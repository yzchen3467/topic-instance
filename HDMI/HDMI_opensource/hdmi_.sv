==> flow/design.v <==
module tmds_channel
#(
    parameter int CN = 0
)
(
    input logic clk_pixel,
    input logic [7:0] video_data,
    input logic [3:0] data_island_data,
    input logic [1:0] control_data,
    input logic [2:0] mode,   
    output logic [9:0] tmds = 10'b1101010100
);
logic signed [4:0] acc = 5'sd0;
logic [8:0] q_m;
logic [9:0] q_out;
logic [9:0] video_coding;
assign video_coding = q_out;
logic [3:0] N1D;
logic signed [4:0] N1q_m07;
logic signed [4:0] N0q_m07;
always_comb
begin
    N1D = video_data[0] + video_data[1] + video_data[2] + video_data[3] + video_data[4] + video_data[5] + video_data[6] + video_data[7];
    case(q_m[0] + q_m[1] + q_m[2] + q_m[3] + q_m[4] + q_m[5] + q_m[6] + q_m[7])
        4'b0000: N1q_m07 = 5'sd0;
        4'b0001: N1q_m07 = 5'sd1;
        4'b0010: N1q_m07 = 5'sd2;
        4'b0011: N1q_m07 = 5'sd3;
        4'b0100: N1q_m07 = 5'sd4;
        4'b0101: N1q_m07 = 5'sd5;
        4'b0110: N1q_m07 = 5'sd6;
        4'b0111: N1q_m07 = 5'sd7;
        4'b1000: N1q_m07 = 5'sd8;
        default: N1q_m07 = 5'sd0;
    endcase
    N0q_m07 = 5'sd8 - N1q_m07;
end
logic signed [4:0] acc_add;
integer i;
always_comb
begin
    if (N1D > 4'd4 || (N1D == 4'd4 && video_data[0] == 1'd0))
    begin
        q_m[0] = video_data[0];
        for(i = 0; i < 7; i++)
            q_m[i + 1] = q_m[i] ~^ video_data[i + 1];
        q_m[8] = 1'b0;
    end
    else
    begin
        q_m[0] = video_data[0];
        for(i = 0; i < 7; i++)
            q_m[i + 1] = q_m[i] ^ video_data[i + 1];
        q_m[8] = 1'b1;
    end
    if (acc == 5'sd0 || (N1q_m07 == N0q_m07))
    begin
        if (q_m[8])
        begin
            acc_add = N1q_m07 - N0q_m07;
            q_out = {~q_m[8], q_m[8], q_m[7:0]};
        end
        else
        begin
            acc_add = N0q_m07 - N1q_m07;
            q_out = {~q_m[8], q_m[8], ~q_m[7:0]};
        end
    end
    else
    begin
        if ((acc > 5'sd0 && N1q_m07 > N0q_m07) || (acc < 5'sd0 && N1q_m07 < N0q_m07))
        begin
            q_out = {1'b1, q_m[8], ~q_m[7:0]};
            acc_add = (N0q_m07 - N1q_m07) + (q_m[8] ? 5'sd2 : 5'sd0);
        end
        else
        begin
            q_out = {1'b0, q_m[8], q_m[7:0]};
            acc_add = (N1q_m07 - N0q_m07) - (~q_m[8] ? 5'sd2 : 5'sd0);
        end
    end
end
always_ff @(posedge clk_pixel) acc <= mode != 3'd1 ? 5'sd0 : acc + acc_add;
logic [9:0] control_coding;
always_comb
begin
    unique case(control_data)
        2'b00: control_coding = 10'b1101010100;
        2'b01: control_coding = 10'b0010101011;
        2'b10: control_coding = 10'b0101010100;
        2'b11: control_coding = 10'b1010101011;
    endcase
end
logic [9:0] terc4_coding;
always_comb
begin
    unique case(data_island_data)
        4'b0000 : terc4_coding = 10'b1010011100;
        4'b0001 : terc4_coding = 10'b1001100011;
        4'b0010 : terc4_coding = 10'b1011100100;
        4'b0011 : terc4_coding = 10'b1011100010;
        4'b0100 : terc4_coding = 10'b0101110001;
        4'b0101 : terc4_coding = 10'b0100011110;
        4'b0110 : terc4_coding = 10'b0110001110;
        4'b0111 : terc4_coding = 10'b0100111100;
        4'b1000 : terc4_coding = 10'b1011001100;
        4'b1001 : terc4_coding = 10'b0100111001;
        4'b1010 : terc4_coding = 10'b0110011100;
        4'b1011 : terc4_coding = 10'b1011000110;
        4'b1100 : terc4_coding = 10'b1010001110;
        4'b1101 : terc4_coding = 10'b1001110001;
        4'b1110 : terc4_coding = 10'b0101100011;
        4'b1111 : terc4_coding = 10'b1011000011;
    endcase
end
logic [9:0] video_guard_band;
generate
    if (CN == 0 || CN == 2)
        assign video_guard_band = 10'b1011001100;
    else
        assign video_guard_band = 10'b0100110011;
endgenerate
logic [9:0] data_guard_band;
generate
    if (CN == 1 || CN == 2)
        assign data_guard_band = 10'b0100110011;
    else
        assign data_guard_band = control_data == 2'b00 ? 10'b1010001110
            : control_data == 2'b01 ? 10'b1001110001
            : control_data == 2'b10 ? 10'b0101100011
            : 10'b1011000011;
endgenerate
always @(posedge clk_pixel)
begin
    case (mode)
        3'd0: tmds <= control_coding;
        3'd1: tmds <= video_coding;
        3'd2: tmds <= video_guard_band;
        3'd3: tmds <= terc4_coding;
        3'd4: tmds <= data_guard_band;
    endcase
end
endmodule
* Tool chain data of tmds_channel
The steps from the RTL of tmds_channel to its reports follow in flow order.
Line numbers count from 1 in the design file above.
Operators: Yosys type, input widths -> output width; for muxes data width and select width s.
A cell with -- has no value.
- Top :: tmds_channel
- Clock :: clk_pixel
- Library :: sky130hd
- Timing corner :: tt_025C_1v80

* Word-level counts
Yosys after proc, flatten, opt, wreduce and memory -nomap, before mapping. Memory bits, and registers merged into a memory's read port (data or address), are not among the register bits. Print and check cells are not counted. Equal cells are merged and count once.
Yosys's memory passes give these memory sizes; they may raise the number of words (mostly to a power of two), join words into wider ones and drop unused or constant bits.
- Add/subtract/negate cells :: 20
- Muxes and demuxes :: 21
- Bitwise operators :: 16
- $lt $le $gt $ge :: 5
- Reduce/logical cells :: 10
- Equality and inequality tests :: 10
** Operators with widths (number)
- $mux 10 :: 6
- $pmux 10 s5 :: 1
- $pmux 10 s4 :: 1
- $add 4x1->4 :: 8
- $mux 5 :: 3
- $sub 5x5->5 :: 2
- $add 3x1->4 :: 2
- $not 8->8 :: 1
- $mux 1 :: 8
- $xnor 1x1->1 :: 7
- $xor 1x1->1 :: 7
- $add 2x1->3 :: 2
- $eq 3x2->1 const B :: 2
- $gt 5x1->1 const B :: 1
- $lt 5x1->1 const B :: 1
- $add 5x3->5 :: 1
- $sub 5x3->5 :: 1
- $add 5x5->5 :: 1
- $sub 5x5->5 const A :: 1
- $gt 5x5->1 :: 1
- $lt 5x5->1 :: 1
- $eq 5x5->1 :: 1
- $logic_not 5->1 :: 1
- $reduce_bool 5->1 :: 1
- $add 1x1->2 :: 2
- $eq 2x2->1 const B :: 2
- $gt 4x3->1 const B :: 1
- $eq 4x3->1 const B :: 1
Not listed: further kinds 10, cells in them 15.
- Cells after elaboration :: 86
- Register bits :: 15
- Output and inout port bits :: 10
- Memories :: 2
- Bits in read-only memories :: 224
** Memory list
- (no name shown) :: words 16, width 10, rd ports 1, write ports 0, RTL line 97 : unique case(data_island_data)
- (no name shown) :: words 16, width 4, rd ports 1, write ports 0, RTL line 24 : case(q_m[0] + q_m[1] + q_m[2] + q_m[3] + q_m[4] + q_m[5] + q_m[6] + q_m[7])

* Logic depth
Longest topological path by Yosys (ltp), each cell counted once; first at word level (registers and memories cut), then after technology mapping (sequential cells cut; the memories' decode and read muxes count).
- Depth in word-level cells :: 18
- ABC_AREA :: 0
- Gate-level depth with buffers :: 36

* Netlist
Yosys stat after the flow's synthesis: flattened, memories mapped to cells. It holds for the ABC_AREA given above (unset counts as 0); a run with the other value may have another netlist.
** Cell types (number)
- sky130_fd_sc_hd__ha_1 :: 29
- sky130_fd_sc_hd__edfxtp_1 :: 10
- sky130_fd_sc_hd__fa_1 :: 9
- sky130_fd_sc_hd__a21oi_1 :: 26
- sky130_fd_sc_hd__xnor2_1 :: 13
- sky130_fd_sc_hd__nor2_1 :: 25
- sky130_fd_sc_hd__inv_1 :: 23
- sky130_fd_sc_hd__nand2_1 :: 23
- sky130_fd_sc_hd__xnor2_2 :: 5
- sky130_fd_sc_hd__dfxtp_1 :: 4
- sky130_fd_sc_hd__xor2_1 :: 8
- sky130_fd_sc_hd__o21ai_0 :: 13
- sky130_fd_sc_hd__nor3_1 :: 12
- sky130_fd_sc_hd__nand2b_1 :: 8
- sky130_fd_sc_hd__a211oi_1 :: 6
- sky130_fd_sc_hd__clkbuf_1 :: 12
- sky130_fd_sc_hd__nor2b_1 :: 7
- sky130_fd_sc_hd__nand3_1 :: 7
Not listed: further types 45, cells in them 77.
- Cell area after synthesis :: 2551.2 um2
- Mapped cells :: 317
- Mapped flip-flops :: 14

* Timing after synthesis
Source: OpenSTA report_checks on the synthesized netlist (no wires, ideal clock, input and output delay 20% of the period each), path of least setup slack; recovery checks are left aside. Register names are those of the netlist, which keeps one name where synthesis merged equal registers.
- Kind :: input port to flip-flop
- From :: input port video_data[0]
- To :: register acc[4]
- Library setup time :: 0.130 ns
- Period :: 16.0 ns
- Path buffers :: 4
- Launch time at the first pin :: 3.200 ns
- Path delay :: 8.690 ns
- Required time :: 15.870 ns
- Slack :: 4.110 ns
- Data arrival time :: 11.760 ns
- Input delay :: 3.200 ns
- Stages :: 36
- Synthesis period reached :: 11.89 ns
"path delay" is the arrival time less input delay plus setup time.
"stages" counts driving pins, that of a launching flip-flop among them; a cell with two outputs on the path counts twice.
"synthesis period reached" = period - worst setup slack (recovery checks aside). The figure is calculated, with input and output delays left at 20% of the set period.
Between the ends stands the longest chain of elaborated cells between them, by number of cells; it is not shown to be the way that was timed. Of several equally long chains one is given.
A line is the first line of the expression or statement that the cell stems from. Yosys adds cells for indexed reads and writes and turns some case tables into memories.
A memory read counts as a cell of the chain, while the word-level depth stops at memories.
- Cells stage by stage :: sky130_fd_sc_hd__inv_1 -> sky130_fd_sc_hd__fa_1 -> sky130_fd_sc_hd__fa_1 -> sky130_fd_sc_hd__fa_1 -> sky130_fd_sc_hd__inv_1 -> sky130_fd_sc_hd__ha_1 -> sky130_fd_sc_hd__fa_1 -> sky130_fd_sc_hd__nor3b_1 -> sky130_fd_sc_hd__o211ai_1 -> sky130_fd_sc_hd__nand2_1 -> sky130_fd_sc_hd__clkbuf_1 -> sky130_fd_sc_hd__xnor2_1 -> sky130_fd_sc_hd__fa_1 -> sky130_fd_sc_hd__fa_1 -> sky130_fd_sc_hd__fa_1 -> sky130_fd_sc_hd__ha_1 -> sky130_fd_sc_hd__inv_1 -> sky130_fd_sc_hd__fa_1 -> sky130_fd_sc_hd__buf_4 -> sky130_fd_sc_hd__xnor2_2 -> sky130_fd_sc_hd__nand2_1 -> sky130_fd_sc_hd__ha_1 -> sky130_fd_sc_hd__clkbuf_1 -> sky130_fd_sc_hd__nor2b_1 -> sky130_fd_sc_hd__mux2i_1 -> sky130_fd_sc_hd__o32ai_1 -> sky130_fd_sc_hd__buf_2 -> sky130_fd_sc_hd__o31ai_1 -> sky130_fd_sc_hd__a21oi_1 -> sky130_fd_sc_hd__a31oi_1 -> sky130_fd_sc_hd__ha_1 -> sky130_fd_sc_hd__a21o_1 -> sky130_fd_sc_hd__a21oi_1 -> sky130_fd_sc_hd__xnor2_1 -> sky130_fd_sc_hd__o21ai_0 -> sky130_fd_sc_hd__nor3b_1
- Length of the longest elaborated chain :: 26
- Elaborated cells between the ends (all ways) :: 59
- Those cells by class :: add/sub: 20; compare: 3; eq/ne: 2; mux: 12; logic: 15; reduce/logical: 6; memory: 1
** Ends and longest elaborated chain, after synthesis
- start: declaration :: RTL line 7 : input logic [7:0] video_data,
- $add 1x1->2 :: RTL line 23 : N1D = video_data[0] + video_data[1] + video_data[2] + video_data[3] + video_data[4] + video_data[5] + video_da ...
- $add 2x1->3 :: RTL line 23
- $add 3x1->4 :: RTL line 23
- $add 4x1->4 (4 in a row) :: RTL line 23
- $eq 4x3->1 :: RTL line 42 : if (N1D > 4'd4 || (N1D == 4'd4 && video_data[0] == 1'd0))
- $logic_and 1x1->1 :: RTL line 42
- $logic_or 1x1->1 :: RTL line 42
- [... 9 more ...]
- $sub 5x5->5 :: RTL line 36 : N0q_m07 = 5'sd8 - N1q_m07;
- $gt 5x5->1 :: RTL line 71 : if ((acc > 5'sd0 && N1q_m07 > N0q_m07) || (acc < 5'sd0 && N1q_m07 < N0q_m07))
- $logic_and 1x1->1 :: RTL line 71
- $logic_or 1x1->1 :: RTL line 71
- $mux 5 :: RTL line 71
- $mux 5 :: RTL line 56 : if (acc == 5'sd0 || (N1q_m07 == N0q_m07))
- $add 5x5->5 :: RTL line 83 : always_ff @(posedge clk_pixel) acc <= mode != 3'd1 ? 5'sd0 : acc + acc_add;
- end: assignment :: RTL line 83
- end: declaration :: RTL line 13 : logic signed [4:0] acc = 5'sd0;

* Worst path after layout
From the final timing report of flow run A: the path of least setup slack in the routed layout; clock arrival at registers is part of the times.
- Kind :: input port to flip-flop
- From :: input port video_data[0]
- To :: register acc[4]
- Period :: 17.1 ns
- Path buffers :: 5
- Required time :: 17.21 ns
- Launch time at the first pin :: 3.42 ns
- Slack :: 3.44 ns
- Input delay :: 3.42 ns
- Data arrival time :: 13.77 ns
- Library setup time :: 0.13 ns
- Stages :: 37
Between the ends stands the longest chain of elaborated cells between them, by number of cells; it is not shown to be the way that was timed. Of several equally long chains one is given.
A memory read counts as a cell of the chain, while the word-level depth stops at memories.
- Cells stage by stage :: sky130_fd_sc_hd__clkdlybuf4s50_1 -> sky130_fd_sc_hd__inv_1 -> sky130_fd_sc_hd__fa_1 -> sky130_fd_sc_hd__fa_1 -> sky130_fd_sc_hd__fa_1 -> sky130_fd_sc_hd__inv_1 -> sky130_fd_sc_hd__ha_1 -> sky130_fd_sc_hd__fa_1 -> sky130_fd_sc_hd__nor3b_1 -> sky130_fd_sc_hd__o211ai_1 -> sky130_fd_sc_hd__nand2_1 -> sky130_fd_sc_hd__clkbuf_1 -> sky130_fd_sc_hd__xnor2_1 -> sky130_fd_sc_hd__fa_1 -> sky130_fd_sc_hd__fa_1 -> sky130_fd_sc_hd__fa_1 -> sky130_fd_sc_hd__ha_1 -> sky130_fd_sc_hd__inv_1 -> sky130_fd_sc_hd__fa_1 -> sky130_fd_sc_hd__buf_4 -> sky130_fd_sc_hd__xnor2_2 -> sky130_fd_sc_hd__nand2_1 -> sky130_fd_sc_hd__ha_1 -> sky130_fd_sc_hd__clkbuf_1 -> sky130_fd_sc_hd__nor2b_1 -> sky130_fd_sc_hd__mux2i_1 -> sky130_fd_sc_hd__o32ai_1 -> sky130_fd_sc_hd__buf_2 -> sky130_fd_sc_hd__o31ai_1 -> sky130_fd_sc_hd__a21oi_1 -> sky130_fd_sc_hd__a31oi_1 -> sky130_fd_sc_hd__ha_1 -> sky130_fd_sc_hd__a21o_1 -> sky130_fd_sc_hd__a21oi_1 -> sky130_fd_sc_hd__xnor2_1 -> sky130_fd_sc_hd__o21ai_0 -> sky130_fd_sc_hd__nor3b_1
- Length of the longest elaborated chain :: 26
- Elaborated cells between the ends (all ways) :: 59
- Those cells by class :: add/sub: 20; compare: 3; eq/ne: 2; mux: 12; logic: 15; reduce/logical: 6; memory: 1
** Ends and longest elaborated chain, after layout
- start: declaration :: RTL line 7 : input logic [7:0] video_data,
- $add 1x1->2 :: RTL line 23 : N1D = video_data[0] + video_data[1] + video_data[2] + video_data[3] + video_data[4] + video_data[5] + video_da ...
- $add 2x1->3 :: RTL line 23
- $add 3x1->4 :: RTL line 23
- $add 4x1->4 (4 in a row) :: RTL line 23
- $eq 4x3->1 :: RTL line 42 : if (N1D > 4'd4 || (N1D == 4'd4 && video_data[0] == 1'd0))
- $logic_and 1x1->1 :: RTL line 42
- $logic_or 1x1->1 :: RTL line 42
- [... 9 more ...]
- $sub 5x5->5 :: RTL line 36 : N0q_m07 = 5'sd8 - N1q_m07;
- $gt 5x5->1 :: RTL line 71 : if ((acc > 5'sd0 && N1q_m07 > N0q_m07) || (acc < 5'sd0 && N1q_m07 < N0q_m07))
- $logic_and 1x1->1 :: RTL line 71
- $logic_or 1x1->1 :: RTL line 71
- $mux 5 :: RTL line 71
- $mux 5 :: RTL line 56 : if (acc == 5'sd0 || (N1q_m07 == N0q_m07))
- $add 5x5->5 :: RTL line 83 : always_ff @(posedge clk_pixel) acc <= mode != 3'd1 ? 5'sd0 : acc + acc_add;
- end: assignment :: RTL line 83
- end: declaration :: RTL line 13 : logic signed [4:0] acc = 5'sd0;

==> results <==
Design tmds_channel on sky130hd. What follows are 2 stored runs of the flow, each under its own settings; their order means nothing. The constraints put input and output delay at 20% of the set period each and load the outputs with 0.01 pF.
"achieved period" is the run's clock period less its worst setup slack. It is reckoned from that one timing run; input and output delays stay at 20% of the period that was set.

** Flow run A
- Settings :: period_ns=17.1; CORE_UTILIZATION=61; SETUP_SLACK_MARGIN=0.95; PLACE_DENSITY_LB_ADDON=0.12; CORE_ASPECT_RATIO=1.09; CORE_MARGIN=2; CELL_PAD_IN_SITES_DETAIL_PLACEMENT=0; GPL_TIMING_DRIVEN=0; GPL_ROUTABILITY_DRIVEN=0; CTS_CLUSTER_SIZE=77; CTS_CLUSTER_DIAMETER=73; CAP_MARGIN=0; SLEW_MARGIN=10; MIN_ROUTING_LAYER=met1
- Worst setup slack after layout :: 3.441 ns
- Die footprint :: 4716.4 um2
- Lowest hold slack :: 0.629 ns
- Post-synthesis cell area :: 2551.2 um2
- Post-route utilization :: 72.9%
- Achieved period :: 13.659 ns

** Flow run B
- Settings :: period_ns=9.89; CORE_UTILIZATION=46; SETUP_SLACK_MARGIN=-0.83; PLACE_DENSITY_LB_ADDON=0.05; HOLD_SLACK_MARGIN=0.05; CORE_MARGIN=3; CELL_PAD_IN_SITES_GLOBAL_PLACEMENT=2; CELL_PAD_IN_SITES_DETAIL_PLACEMENT=0; CTS_CLUSTER_SIZE=84; SLEW_MARGIN=40; CAP_MARGIN=20
- Worst setup slack after layout :: -0.345 ns
- Die footprint :: 6475.4 um2
- Lowest hold slack :: 0.625 ns
- Post-synthesis cell area :: 2551.2 um2
- Post-route utilization :: 60.2%
- Achieved period :: 10.235 ns
