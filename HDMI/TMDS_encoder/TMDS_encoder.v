==> flow/design.v <==
module TMDS_encoder(  
						clk,
						rst_n,
						i_din,
						i_c0,
						i_c1,
						i_de,
						o_dout
					);
input clk; 						 
input rst_n; 					 
input [7:0] i_din; 				 
input i_de;						 
input i_c0, i_c1;				 
output reg [9:0] o_dout;		 
localparam	CTRLTOKEN0	=	10'b11_0101_0100;		 
localparam	CTRLTOKEN1  =	10'b00_1010_1011;        
localparam  CTRLTOKEN2  =	10'b01_0101_0100;        
localparam  CTRLTOKEN3  =	10'b10_1010_1011;        
wire w_decision_1;
wire w_decision_2;
wire w_decision_3;
reg  [3:0] r_dnum_of_1;
reg  [7:0] r_data;			 
wire [8:0] w_q_m;
reg  [3:0] r_qnum_of_0;
reg  [3:0] r_qnum_of_1;
reg [4:0] r_cnt; 			 
reg r_de_1, r_de_2;
reg r_c0_1, r_c0_2;
reg r_c1_1, r_c1_2;
reg [8:0] r_q_m;  			 
reg r_token_done;
always @(posedge clk or negedge rst_n) begin
	if(!rst_n) begin
		r_dnum_of_1 <= 4'd0;
		r_data		<= 8'b0;
	end
	else begin
		r_dnum_of_1 <= i_din[7] + i_din[6] + i_din[5] + i_din[4] + i_din[3] + i_din[2] + i_din[1] + i_din[0];
		r_data	  	<= i_din;
	end
end
assign w_decision_1 = (r_dnum_of_1 > 3'd4) | ((r_dnum_of_1 == 3'd4) & i_din[0]);
assign w_q_m[0] = i_din[0];
assign w_q_m[1] = w_decision_1 ? (w_q_m[0] ^ ~(r_data[1])) : (w_q_m[0] ^ r_data[1]);
assign w_q_m[2] = w_decision_1 ? (w_q_m[1] ^ ~(r_data[2])) : (w_q_m[1] ^ r_data[2]);
assign w_q_m[3] = w_decision_1 ? (w_q_m[2] ^ ~(r_data[3])) : (w_q_m[2] ^ r_data[3]);
assign w_q_m[4] = w_decision_1 ? (w_q_m[3] ^ ~(r_data[4])) : (w_q_m[3] ^ r_data[4]);
assign w_q_m[5] = w_decision_1 ? (w_q_m[4] ^ ~(r_data[5])) : (w_q_m[4] ^ r_data[5]);
assign w_q_m[6] = w_decision_1 ? (w_q_m[5] ^ ~(r_data[6])) : (w_q_m[5] ^ r_data[6]);
assign w_q_m[7] = w_decision_1 ? (w_q_m[6] ^ ~(r_data[7])) : (w_q_m[6] ^ r_data[7]);
assign w_q_m[8] = w_decision_1 ? 1'b0 : 1'b1;
always @(posedge clk or negedge rst_n) begin
	if(!rst_n) begin
		r_qnum_of_0 <= 4'd0;
		r_qnum_of_1 <= 4'd0;
	end
	else begin
		r_qnum_of_1 <= w_q_m[7] + w_q_m[6] + w_q_m[5] + w_q_m[4] + w_q_m[3] + w_q_m[2] + w_q_m[1] + w_q_m[0];
		r_qnum_of_0 <= 4'd8 - r_qnum_of_1;
	end
end
always @(posedge clk or negedge rst_n) begin
	if(!rst_n) begin
		r_de_1	<=	1'b0; 
	    r_de_2	<=	1'b0; 
	    r_c0_1	<=	1'b0;
	    r_c0_2	<=  1'b0;
	    r_c1_1	<=	1'b0;
	    r_c1_2	<=	1'b0; 
	    r_q_m 	<= 	9'd0;
	end
	else begin
		r_de_1 	<= i_de;
		r_de_2 	<= r_de_1;
		r_c0_1 	<= i_c0;
		r_c0_2 	<= r_c0_1;
		r_c1_1 	<= i_c1;
		r_c1_2 	<= r_c1_1;
		r_q_m  	<= w_q_m;
	end
end
assign w_decision_2 = (r_cnt == 5'd0) | (r_qnum_of_0 == r_qnum_of_1);
assign w_decision_3 = (~r_cnt[4] & (r_qnum_of_0 > r_qnum_of_1)) | (r_cnt[4] & (r_qnum_of_0 < r_qnum_of_1));
always @(posedge clk or negedge rst_n) begin
	if(!rst_n) begin
		o_dout 			<= 10'd0;
		r_cnt  			<= 5'd0;
		r_token_done 	<= 1'b0;
	end
	else if(r_de_2) begin
		if(w_decision_2) begin
			o_dout[9]   <= ~r_q_m[8];
			o_dout[8]   <= r_q_m[8];
			o_dout[7:0] <= r_q_m[8] ? r_q_m[7:0] : ~(r_q_m[7:0]); 
			r_cnt 		<= r_q_m[8] ? (r_cnt + (r_qnum_of_0 - r_qnum_of_1)) : (r_cnt + (r_qnum_of_1 - r_qnum_of_0));
		end
		else begin
			if(w_decision_3) begin
				o_dout[9]   <= 1'b1;	
				o_dout[8]   <= r_q_m[8];	
				o_dout[7:0] <= ~(r_q_m[7:0]);
				r_cnt       <= r_cnt + 2*r_q_m[8] + (r_qnum_of_0 - r_qnum_of_1);
			end
			else begin
				o_dout[9]   <= 1'b0;	
				o_dout[8]   <= r_q_m[8];	
				o_dout[7:0] <= r_q_m[7:0];
				r_cnt       <= r_cnt + 2*(~r_q_m[8]) + (r_qnum_of_1 - r_qnum_of_0);
			end
		end 
	end
	else begin
		r_cnt 			<= 5'd0;
		case({r_c0_2, r_c0_2})
			2'b00 : o_dout <= CTRLTOKEN0;
			2'b01 : o_dout <= CTRLTOKEN1;
			2'b10 : o_dout <= CTRLTOKEN2;
			2'b11 : o_dout <= CTRLTOKEN3;
		endcase
	end
end
endmodule
Reports on TMDS_encoder
The steps from the RTL of TMDS_encoder to its reports follow in flow order. Line numbers count from 1 in the design file above. Library cell names are shortened. A cell with - has no value.

Design top: TMDS_encoder. Clock input: clk. Cell library: sky130hd. Timing corner: tt_025C_1v80.

Word-level counts
Source: Yosys, flattened and elaborated, memories not mapped. Widths are those after wreduce; folded enables and synchronous resets count as part of the registers. Registers that Yosys merges into a memory's read port (data or address) are not register bits. Print and check cells do not count.

The entry for register bits after elaboration reads 48. For output and inout port bits the number is 10. The figure for cells after elaboration is 104.

For add/subtract/negate cells the number is 25. Magnitude comparators: 3. For eq/ne operators the number is 5. The figure for multiplexer cells is 23. Under bitwise operators stands 31. The figure for reductions and logical operators is 6.

Operators with widths (count): adder 4 x 1 -> 4 bit (8); 2-to-1 mux 8 bit (4); adder 5 bit (5); subtractor 4 x 4 -> 5 bit (4); 2-to-1 mux 5 bit (4); case mux 8 bit (select 2 bit) (1); bitwise XOR 1 bit (14); 2-to-1 mux 1 bit (12); NOT 1 bit (9); OR reduction 2 bit (4); adder 3 x 1 -> 4 bit (2); NOT 8 bit (1); adder 2 x 1 -> 3 bit (2); adder 5 x 2 -> 5 bit (1); zero test 5 bit (1); adder 1 x 1 -> 2 bit (2); NOT 1 -> 4 bit (1); equality test 2 bit (second input constant) (2); greater-than comparator 4 x 3 -> 1 bit (second input constant) (1); equality test 4 x 3 -> 1 bit (second input constant) (1); subtractor 4 bit (first input constant) (1); greater-than comparator 4 bit (1); < comparator 4 bit (1); equality test 4 bit (1); case mux 1 bit (select 2 bit) (2); bitwise AND 1 bit (3); bitwise OR 1 bit (3); equality test 2 x 1 -> 1 bit (second input constant) (1); zero test 2 bit (1).

Logic depth
Longest topological path by Yosys (ltp), each cell counted once; first at word level (registers and memories cut), then after technology mapping (sequential cells cut; the memories' decode and read muxes count).

Under word-level depth stands 23. Under ABC_AREA stands 0. The entry for gate-level depth with buffers reads 11. The entry for mapped depth without buffers reads 11.

Synthesis result
Source: synth_stat.txt of the flow (Yosys; design flattened, memories mapped). It holds for the ABC_AREA given above (unset counts as 0); a run with the other value may have another netlist. The area totals of this step are shown rounded.

Under cell count stands 329. The figure for cell area after synthesis is 3400 µm². The entry for area of sequential cells reads 1200 µm². The entry for flip-flops reads 47. Under buffer cells stands 11.

Cell types: dfrtp_1 (count 47, area in all 1.18E+03 µm²); fa_1 (count 22, area in all 440.422 µm²); ha_1 (count 35, area in all 437.92 µm²); xnor2_1 (count 23, area in all 201.443 µm²); inv_1 (count 49, area in all 183.926 µm²); a21oi_1 (count 20, area in all 100.096 µm²); a311o_1 (count 9, area in all 90.086 µm²); xor2_1 (count 10, area in all 87.584 µm²); nor2_1 (count 15, area in all 56.304 µm²); nand3_1 (count 11, area in all 55.053 µm²); nand2_1 (count 14, area in all 52.55 µm²); nand4_1 (count 8, area in all 50.048 µm²); a21o_1 (count 6, area in all 45.043 µm²); mux2i_1 (count 3, area in all 30.029 µm²); o21ai_0 (count 5, area in all 25.024 µm²); buf_6 (count 2, area in all 22.522 µm²); clkbuf_1 (count 6, area in all 22.522 µm²); mux2_2 (count 2, area in all 22.522 µm²).

Other cell types: 27; their cells: 42.

Worst setup path after synthesis
Path of least setup slack by OpenSTA after synthesis, without wires, with an ideal clock, recovery checks aside; 20% of the period is set as input and as output delay. Where synthesis merged equal registers, the netlist keeps one of their names.

Kind: input-to-reg. Start point: input port i_din[0]. End point: register r_qnum_of_1[2]. Clock period: 4.73 ns. Input delay: 0.946 ns. Under library setup time stands 0.122 ns. The entry for launch time at the first pin reads 0.946 ns. Under arrival time stands 3.233 ns. Data required time: 4.608 ns. Slack: 1.374 ns. Path delay: 2.409 ns. The figure for stages is 9. The figure for synthesis period reached is 3.356 ns.

"path delay" = arrival - input delay + setup time. "stages": output pins that drive a net of the path, with the launching flip-flop's if there is one; two outputs of one cell count as two. "synthesis period reached" is the clock period less the worst setup slack; recovery checks do not enter. This is arithmetic on one report: input and output delays are still those of the set period (20% each). Between the ends stands the longest chain of elaborated cells between them, by number of cells; it is not shown to be the way that was timed. Of several equally long chains one is given. A line is the first line of the expression or statement that the cell stems from. Yosys adds cells for indexed reads and writes and turns some case tables into memories.

Path through: buf_2 or3_1 a21oi_4 xnor2_1 xnor2_1 fa_1 ha_1 fa_1 xor2_1. Length of the longest elaborated chain: 22.

RTL lines, path after synthesis: from (decl) (RTL line 12) `input [7:0] i_din;`; bitwise AND 1 bit (RTL line 44) `assign w_decision_1 = (r_dnum_of_1 > 3'd4) | ((r_dnum_of_1 == 3'd4) & i_din[0]);`; bitwise OR 1 bit (RTL line 44); 2-to-1 mux 1 bit (RTL line 46) `assign w_q_m[1] = w_decision_1 ? (w_q_m[0] ^ ~(r_data[1])) : (w_q_m[0] ^ r_data[1]);`; bitwise XOR 1 bit (RTL line 47) `assign w_q_m[2] = w_decision_1 ? (w_q_m[1] ^ ~(r_data[2])) : (w_q_m[1] ^ r_data[2]);`; 2-to-1 mux 1 bit (RTL line 47); bitwise XOR 1 bit (RTL line 48) `assign w_q_m[3] = w_decision_1 ? (w_q_m[2] ^ ~(r_data[3])) : (w_q_m[2] ^ r_data[3]);`; 2-to-1 mux 1 bit (RTL line 48); [5 not listed]; 2-to-1 mux 1 bit (RTL line 51) `assign w_q_m[6] = w_decision_1 ? (w_q_m[5] ^ ~(r_data[6])) : (w_q_m[5] ^ r_data[6]);`; bitwise XOR 1 bit (RTL line 52) `assign w_q_m[7] = w_decision_1 ? (w_q_m[6] ^ ~(r_data[7])) : (w_q_m[6] ^ r_data[7]);`; 2-to-1 mux 1 bit (RTL line 52); adder 1 x 1 -> 2 bit (RTL line 60) `r_qnum_of_1 <= w_q_m[7] + w_q_m[6] + w_q_m[5] + w_q_m[4] + w_q_m[3] + w_q_m[2] + w_q_m[1] + w_q_m[0];`; adder 2 x 1 -> 3 bit (RTL line 60); adder 3 x 1 -> 4 bit (RTL line 60); adder 4 x 1 -> 4 bit x4 (RTL line 60); to (assign) (RTL line 57) `r_qnum_of_1 <= 4'd0;`; to (assign) (RTL line 60); to (decl) (RTL line 27) `reg  [3:0] r_qnum_of_1;`.

Timing after layout
Path of least setup slack in the final report of record 1 (OpenROAD, finished layout, wires in). Where an end is a register, its clock arrival counts in the times.

Kind: reg-to-reg. Start point: register r_qnum_of_1[1]. End point: register r_cnt[3]. Clock period: 2.51 ns. Under library setup time stands 0.10 ns. The entry for launch time at the first pin reads 0.29 ns. Under arrival time stands 3.16 ns. Data required time: 2.70 ns. Slack: -0.46 ns. The figure for stages is 11.

Between the ends stands the longest chain of elaborated cells between them, by number of cells; it is not shown to be the way that was timed. Of several equally long chains one is given. At most two assigning lines are given for a register; there are more.

Path through: dfrtp_1 buf_6 fa_1 fa_1 ha_2 inv_2 fa_2 xor2_1 a21oi_1 o21ai_1 a311oi_2. Length of the longest elaborated chain: 6.

RTL lines, path post-layout: from (decl) (RTL line 27) `reg  [3:0] r_qnum_of_1;`; from (assign) (RTL line 57) `r_qnum_of_1 <= 4'd0;`; from (assign) (RTL line 60) `r_qnum_of_1 <= w_q_m[7] + w_q_m[6] + w_q_m[5] + w_q_m[4] + w_q_m[3] + w_q_m[2] + w_q_m[1] + w_q_m[0];`; greater-than comparator 4 bit (RTL line 85) `assign w_decision_3 = (~r_cnt[4] & (r_qnum_of_0 > r_qnum_of_1)) | (r_cnt[4] & (r_qnum_of_0 < r_qnum_of_1));`; bitwise AND 1 bit (RTL line 85); bitwise OR 1 bit (RTL line 85); 2-to-1 mux 5 bit (RTL line 100) `if(w_decision_3) begin`; 2-to-1 mux 5 bit (RTL line 93) `if(w_decision_2) begin`; 2-to-1 mux 5 bit (RTL line 92) `else if(r_de_2) begin`; to (assign) (RTL line 97) `r_cnt <= r_q_m[8] ? (r_cnt + (r_qnum_of_0 - r_qnum_of_1)) : (r_cnt + (r_qnum_of_1 - r_qnum_of_0));`; to (assign) (RTL line 104) `r_cnt <= r_cnt + 2*r_q_m[8] + (r_qnum_of_0 - r_qnum_of_1);`; to (decl) (RTL line 28) `reg [4:0] r_cnt;`.

==> runs of TMDS_encoder <==
Flow measurements of TMDS_encoder on sky130hd: 2 stored runs with different settings, listed in no order. Input and output delays are each 20% of the period that was set; the output load is 0.01 pF. "achieved clock period" is the run's clock period less its worst setup slack. It is reckoned from that one timing run; input and output delays stay at 20% of the period that was set. "allowed time less slack (worst setup path)" = time allowed to the worst setup path (clock period - input delay - output delay, where it has them) - its slack; a late launch clock adds to it, a late capture clock takes from it. Measured values are rounded.

Files of record 1:
==> flow/run.sh <==
#!/bin/bash
# the make line also repeats the synthesis and layout settings of config.mk as NAME=value (left out here)
make -C /OpenROAD-flow-scripts/flow DESIGN_CONFIG=/design/flow/config.mk WORK_HOME=/design/flow/orfs CLKGATE_MAP_FILE= finish
==> flow/config.mk <==
export PLATFORM = sky130hd
export DESIGN_NAME = TMDS_encoder
export DESIGN_NICKNAME = TMDS_encoder
export VERILOG_FILES = /design/flow/design.v
export SDC_FILE = /design/flow/constraint.sdc
export NUM_CORES = 4
export LEC_CHECK = 0
export ABC_AREA = 0
export CAP_MARGIN = 20
export CELL_PAD_IN_SITES_DETAIL_PLACEMENT = 2
export CORE_ASPECT_RATIO = 1.58
export CORE_MARGIN = 4
export CORE_UTILIZATION = 24
export CTS_CLUSTER_DIAMETER = 71
export CTS_CLUSTER_SIZE = 98
export GPL_ROUTABILITY_DRIVEN = 0
export MIN_ROUTING_LAYER = met2
export PLACE_DENSITY_LB_ADDON = 0.24
export SLEW_MARGIN = 20
==> flow/constraint.sdc <==
create_clock -name core_clock -period 2.51 [get_ports {clk}]
set_input_delay 0.5020 -clock core_clock [delete_from_list [all_inputs] [get_ports {clk}]]
set_output_delay 0.5020 -clock core_clock [all_outputs]
set_load 0.01 [all_outputs]

Results of record 1. For the die outline area the run shows 16000 µm². The measured allowed time less slack (worst setup path) is 2.97 ns. Class of the worst setup path: reg-to-reg. The standard-cell area after layout stands at 4700 µm². The measured lowest setup slack is -0.46 ns. The post-synthesis cell area is 3400 µm². The achieved clock period is 2.970 ns. The measured total negative setup slack is -2.4 ns. The measured utilization after routing is 34 %.

Files of record 2:
==> flow/run.sh <==
#!/bin/bash
# the make line also repeats the synthesis and layout settings of config.mk as NAME=value (left out here)
make -C /OpenROAD-flow-scripts/flow DESIGN_CONFIG=/design/flow/config.mk WORK_HOME=/design/flow/orfs CLKGATE_MAP_FILE= finish
==> flow/config.mk <==
export PLATFORM = sky130hd
export DESIGN_NAME = TMDS_encoder
export DESIGN_NICKNAME = TMDS_encoder
export VERILOG_FILES = /design/flow/design.v
export SDC_FILE = /design/flow/constraint.sdc
export NUM_CORES = 4
export LEC_CHECK = 0
export CAP_MARGIN = 20
export CELL_PAD_IN_SITES_DETAIL_PLACEMENT = 0
export CORE_MARGIN = 8
export CORE_UTILIZATION = 19
export CTS_CLUSTER_SIZE = 14
export MAX_ROUTING_LAYER = met5
export PLACE_DENSITY_LB_ADDON = 0.23
export SETUP_SLACK_MARGIN = 0.45
export SLEW_MARGIN = 20
==> flow/constraint.sdc <==
create_clock -name core_clock -period 1.82 [get_ports {clk}]
set_input_delay 0.3640 -clock core_clock [delete_from_list [all_inputs] [get_ports {clk}]]
set_output_delay 0.3640 -clock core_clock [all_outputs]
set_load 0.01 [all_outputs]

Results of record 2. For the die outline area the run shows 22000 µm². The measured allowed time less slack (worst setup path) is 2.80 ns. Class of the worst setup path: reg-to-reg. The standard-cell area after layout stands at 5100 µm². The measured lowest setup slack is -0.98 ns. The post-synthesis cell area is 3400 µm². The achieved clock period is 2.805 ns. The measured total negative setup slack is -10 ns. The measured utilization after routing is 28 %.
