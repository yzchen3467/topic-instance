==> flow/design.v <==
module tdm_deserializer (
	clock,
	reset,
	tdm_data,
	tdm_sync,
	tdm_clk,
	word_ready,
	ch0,
	ch1,
	ch2,
	ch3,
	ch4	
);
parameter SIZE_32T = 32	;
parameter SIZE_08T = 8	;
parameter CH0_DEC = 4'h0;
parameter CH1_DEC = 4'h1;
parameter CH2_DEC = 4'h2;
parameter CH3_DEC = 4'h3;
parameter CH4_DEC = 4'h4;
parameter IDLE	  = 4'hF;
input clock	;
input reset	;
input tdm_data	;
input tdm_sync	;
input tdm_clk	;
output word_ready	 ;
output [SIZE_32T-1:0] ch0;
output [SIZE_32T-1:0] ch1;
output [SIZE_32T-1:0] ch2;
output [SIZE_32T-1:0] ch3;
output [SIZE_32T-1:0] ch4;
reg			ready	;
reg [SIZE_08T-1:0]	count 	;
reg [SIZE_32T-1:0]	ch0_data;
reg [SIZE_32T-1:0]	ch1_data;
reg [SIZE_32T-1:0]	ch2_data;
reg [SIZE_32T-1:0]	ch3_data;
reg [SIZE_32T-1:0]	ch4_data;
assign word_ready = ready;
assign ch0 = ch0_data;
assign ch1 = ch1_data;
assign ch2 = ch2_data;
assign ch3 = ch3_data;
assign ch4 = ch4_data;
always @ (posedge tdm_clk or posedge reset)	
begin
	if (reset) begin
		count 	 = 8'hFF;
		ch0_data = 8'h00;
		ch1_data = 8'h00;
		ch2_data = 8'h00;
		ch3_data = 8'h00;
		ch4_data = 8'h00;
		ready	 = 1'b0;
	end else begin
		case(count[7:4]) 
			IDLE:   begin				
					if (tdm_sync == 1'b1) begin
						count <= 8'h00;
					end
					if (ready == 1'b1) begin
						ready <= 1'b0;
					end
				end
			CH0_DEC:begin
					ch0_data <= {ch0_data[30:0], tdm_data};
					count 	 <= (count + 1'b1);
				end 
			CH1_DEC:begin
					ch1_data <= {ch1_data[30:0], tdm_data};
					count 	 <= count + 1;
				end 
			CH2_DEC:begin
					ch2_data <= {ch2_data[30:0], tdm_data};
					count 	 <= count + 1;
				end 
			CH3_DEC:begin
					ch3_data <= {ch3_data[30:0], tdm_data};
					count 	 <= count + 1;
				end 
			CH4_DEC:begin
					ch4_data <= {ch4_data[30:0], tdm_data};
					if (count == 8'h4F) begin
						count <= 8'hFF;
						ready <= 1'b1;
					end else begin
						count <= count + 1;
					end
				end 
		endcase
	end
end
endmodule
# From RTL to reports: tdm_deserializer

The steps from the RTL of tdm_deserializer to its reports follow in flow order.
Line numbers count from 1 in the design file above.
Library cell names are shortened.
Not given: n/a

Top module: tdm_deserializer
Clock port: tdm_clk
Cell library: sky130hd
Corner: tt_025C_1v80

# Word-level counts

Yosys after proc, flatten, opt, wreduce and memory -nomap, before mapping. Memory bits, and registers merged into a memory's read port (data or address), are not among the register bits. Print and check cells are not counted.

Output and inout port bits: 161
Flip-flop bits (word level): 169

Add/sub/neg operators: 2
Equality and inequality tests: 8
Reductions and logical operators: 6
Muxes and demuxes: 5

Operators with widths:

| cell                                   | number |
| case mux 8 bit (select 4 bit)          | 1 |
| adder 8 x 1 -> 8 bit with constant B   | 2 |
| two-way mux 8 bit                      | 2 |
| == test 4 x 2 -> 1 bit with constant B | 2 |
| == test 8 x 7 -> 1 bit with constant B | 1 |
| inequality test 2 bit with constant B  | 2 |
| AND reduction 2 bit                    | 2 |
| == test 4 x 1 -> 1 bit with constant B | 1 |
| == test 4 x 3 -> 1 bit with constant B | 1 |
| == test 4 bit with constant B          | 1 |
| zero test 4 bit                        | 1 |
| nonzero test 4 bit                     | 1 |
| OR reduction 3 bit                     | 1 |
| nonzero test 2 bit                     | 1 |
| case mux 1 bit (select 2 bit)          | 1 |
| two-way mux 1 bit                      | 1 |

# Logic depth

Depth = most cells in a row (Yosys ltp): at word level without a register or memory, in the mapped netlist without a sequential cell, where the memories' decode and read muxes count.

Depth after elaboration: 4
ABC_AREA: 0
Mapped depth: 5

# Netlist

Source: synth_stat.txt of the flow (Yosys; design flattened, memories mapped). It holds for the ABC_AREA given above (unset counts as 0); a run with the other value may have another netlist.

Mapped area: 6,657.6 um^2
Flip-flop cells: 169
Cells in the netlist: 407
Sequential area: 4,239.1 um^2
Buffer cells: 24

Cells by type:

| cell type | number |
| dfrtp_1   | 161 |
| mux2_2    | 144 |
| dfstp_2   | 8 |
| mux2_4    | 7 |
| mux2_1    | 9 |
| buf_6     | 8 |
| nor4b_4   | 2 |
| buf_2     | 9 |
| nor4_4    | 2 |
| o21ai_0   | 5 |
| a211oi_1  | 3 |
| nand2_1   | 6 |
| a21oi_1   | 4 |
| mux2i_1   | 2 |
| a21oi_2   | 2 |
| a221oi_2  | 1 |
| buf_4     | 2 |
| a31oi_1   | 2 |

Other cell types: 23; their cells: 30.

# Timing after synthesis

Source: OpenSTA report_checks on the synthesized netlist (no wires, ideal clock, input and output delay 20% of the period each), path of least setup slack; recovery checks are left aside. Register names are those of the netlist, which keeps one name where synthesis merged equal registers.

Kind: reg-to-reg
From: register count[6]
To: register ch4_data[15]
Buffers on the path: 2
Time at the first pin: 0.000 ns
Data arrival time: 1.671 ns
Path delay: 1.796 ns
Stages: 5
Data required time: 1.905 ns
Setup time: 0.125 ns
Setup slack: 0.235 ns
Period: 2.03 ns
Period reached after synthesis: 1.795 ns

"path delay" is the arrival time less input delay plus setup time.
"stages": output pins that drive a net of the path, with the launching flip-flop's if there is one; two outputs of one cell count as two.
"period reached after synthesis" = period - worst setup slack (recovery checks aside). The figure is calculated, with input and output delays left at 20% of the set period.
The rows between start and end are the longest chain of elaborated cells between them; the timing report does not say that the signal goes this way. Where chains are equally long, one stands for them.
Each line given opens the expression or statement behind the cell; cells for indexed reads and writes are added by Yosys, which also makes memories of some case tables.
A register here has more assigning lines than the two given.

Cells stage by stage: dfstp_2 > buf_4 > nor4b_4 > buf_6 > mux2_2
Cells in the longest elaborated chain: 1
Elaborated cells between the ends (all ways): 1
RTL lines with such cells: 1
Classes of those cells: eq/ne: 1

Ends and longest elaborated chain, after synthesis:

| what                   | line | RTL |
| start: declaration     | 34   | `reg [SIZE_08T-1:0] count ;` |
| start: assignment      | 68   | `count <= (count + 1'b1);` |
| start: assignment      | 72   | `count <= count + 1;` |
| == test 4 x 3 -> 1 bit | 57   | `case(count[7:4])` |
| end: assignment        | 54   | `ch4_data = 8'h00;` |
| end: assignment        | 83   | `ch4_data <= {ch4_data[30:0], tdm_data};` |
| end: declaration       | 39   | `reg [SIZE_32T-1:0] ch4_data;` |

# Worst path after layout

From the final timing report of run 1: the path of least setup slack in the routed layout; clock arrival at registers is part of the times.

Kind: reg-to-reg
From: register count[4]
To: register ch3_data[28]
Data required time: 1.64 ns
Period: 1.34 ns
Data arrival time: 2.01 ns
Setup time: 0.11 ns
Time at the first pin: 0.41 ns
Stages: 6
Setup slack: -0.37 ns
Buffers on the path: 2

The rows between start and end are the longest chain of elaborated cells between them; the timing report does not say that the signal goes this way. Where chains are equally long, one stands for them.
A register here has more assigning lines than the two given.

Cells stage by stage: dfstp_2 > nand2_4 > nor3_4 > buf_6 > buf_16 > mux2_4
Cells in the longest elaborated chain: 1
Elaborated cells between the ends (all ways): 1
RTL lines with such cells: 1
Classes of those cells: eq/ne: 1

Ends and longest elaborated chain, post-layout:

| what                   | line | RTL |
| start: declaration     | 34   | `reg [SIZE_08T-1:0] count ;` |
| start: assignment      | 68   | `count <= (count + 1'b1);` |
| start: assignment      | 72   | `count <= count + 1;` |
| == test 4 x 2 -> 1 bit | 57   | `case(count[7:4])` |
| end: assignment        | 53   | `ch3_data = 8'h00;` |
| end: assignment        | 79   | `ch3_data <= {ch3_data[30:0], tdm_data};` |
| end: declaration       | 38   | `reg [SIZE_32T-1:0] ch3_data;` |

Appendix: measured runs

Top module tdm_deserializer; platform sky130hd; tools Yosys and OpenROAD; 2 stored runs in no particular order. Input and output delays are each 20% of the period that was set; the output load is 0.01 pF.
By "achieved period" is meant the clock period of the run minus its worst setup slack. This is arithmetic on one report: input and output delays are still those of the set period (20% each).
"critical setup path time": the worst setup path's part of the clock period (all of it between registers, 20% less for each end at a port) less its slack. A launch clock that arrives late makes it longer, a capture clock that arrives late makes it shorter.
"power": no workload was simulated; the value follows from the tool's default switching activity.
Among the settings, n/a means not set for that run.
Results: n/a = not shown.

| item                                          | run 1      | run 2 |
| period_ns                                     | 1.34       | 1.46  |
| CORE_UTILIZATION                              | 29         | 39    |
| SETUP_SLACK_MARGIN                            | 0.04       | 0.1   |
| PLACE_DENSITY_LB_ADDON                        | 0.13       | 0.01  |
| CORE_MARGIN                                   | 10         | 2     |
| CELL_PAD_IN_SITES_DETAIL_PLACEMENT            | 1          | 2     |
| ABC_AREA                                      | 0          | 1     |
| CAP_MARGIN                                    | 0          | 40    |
| SLEW_MARGIN                                   | 25         | 10    |
| MIN_ROUTING_LAYER                             | met1       | met2  |
| MAX_ROUTING_LAYER                             | met4       | met5  |
| HOLD_SLACK_MARGIN                             | n/a        | 0.06  |
| CELL_PAD_IN_SITES_GLOBAL_PLACEMENT            | n/a        | 0     |
| CTS_CLUSTER_DIAMETER                          | n/a        | 198   |
| die size (um^2)                               | 29,417.4   | n/a   |
| standard-cell area of the final layout (um^2) | 10,965.5   | n/a   |
| post-route utilization (%)                    | 48.4       | n/a   |
| achieved period (ns)                          | 1.710      | n/a   |
| power (W)                                     | 0.010492   | n/a   |
| worst setup slack after layout (ns)           | -0.370     | n/a   |
| netlist area reported by Yosys (um^2)         | 6,657.6    | n/a   |
| total negative slack (ns)                     | -50.350    | n/a   |
| critical setup path time (ns)                 | 1.71       | n/a   |
| type of the worst setup path                  | reg-to-reg | n/a   |

Run 2: not finished: clock tree synthesis ended with error DPL-0033
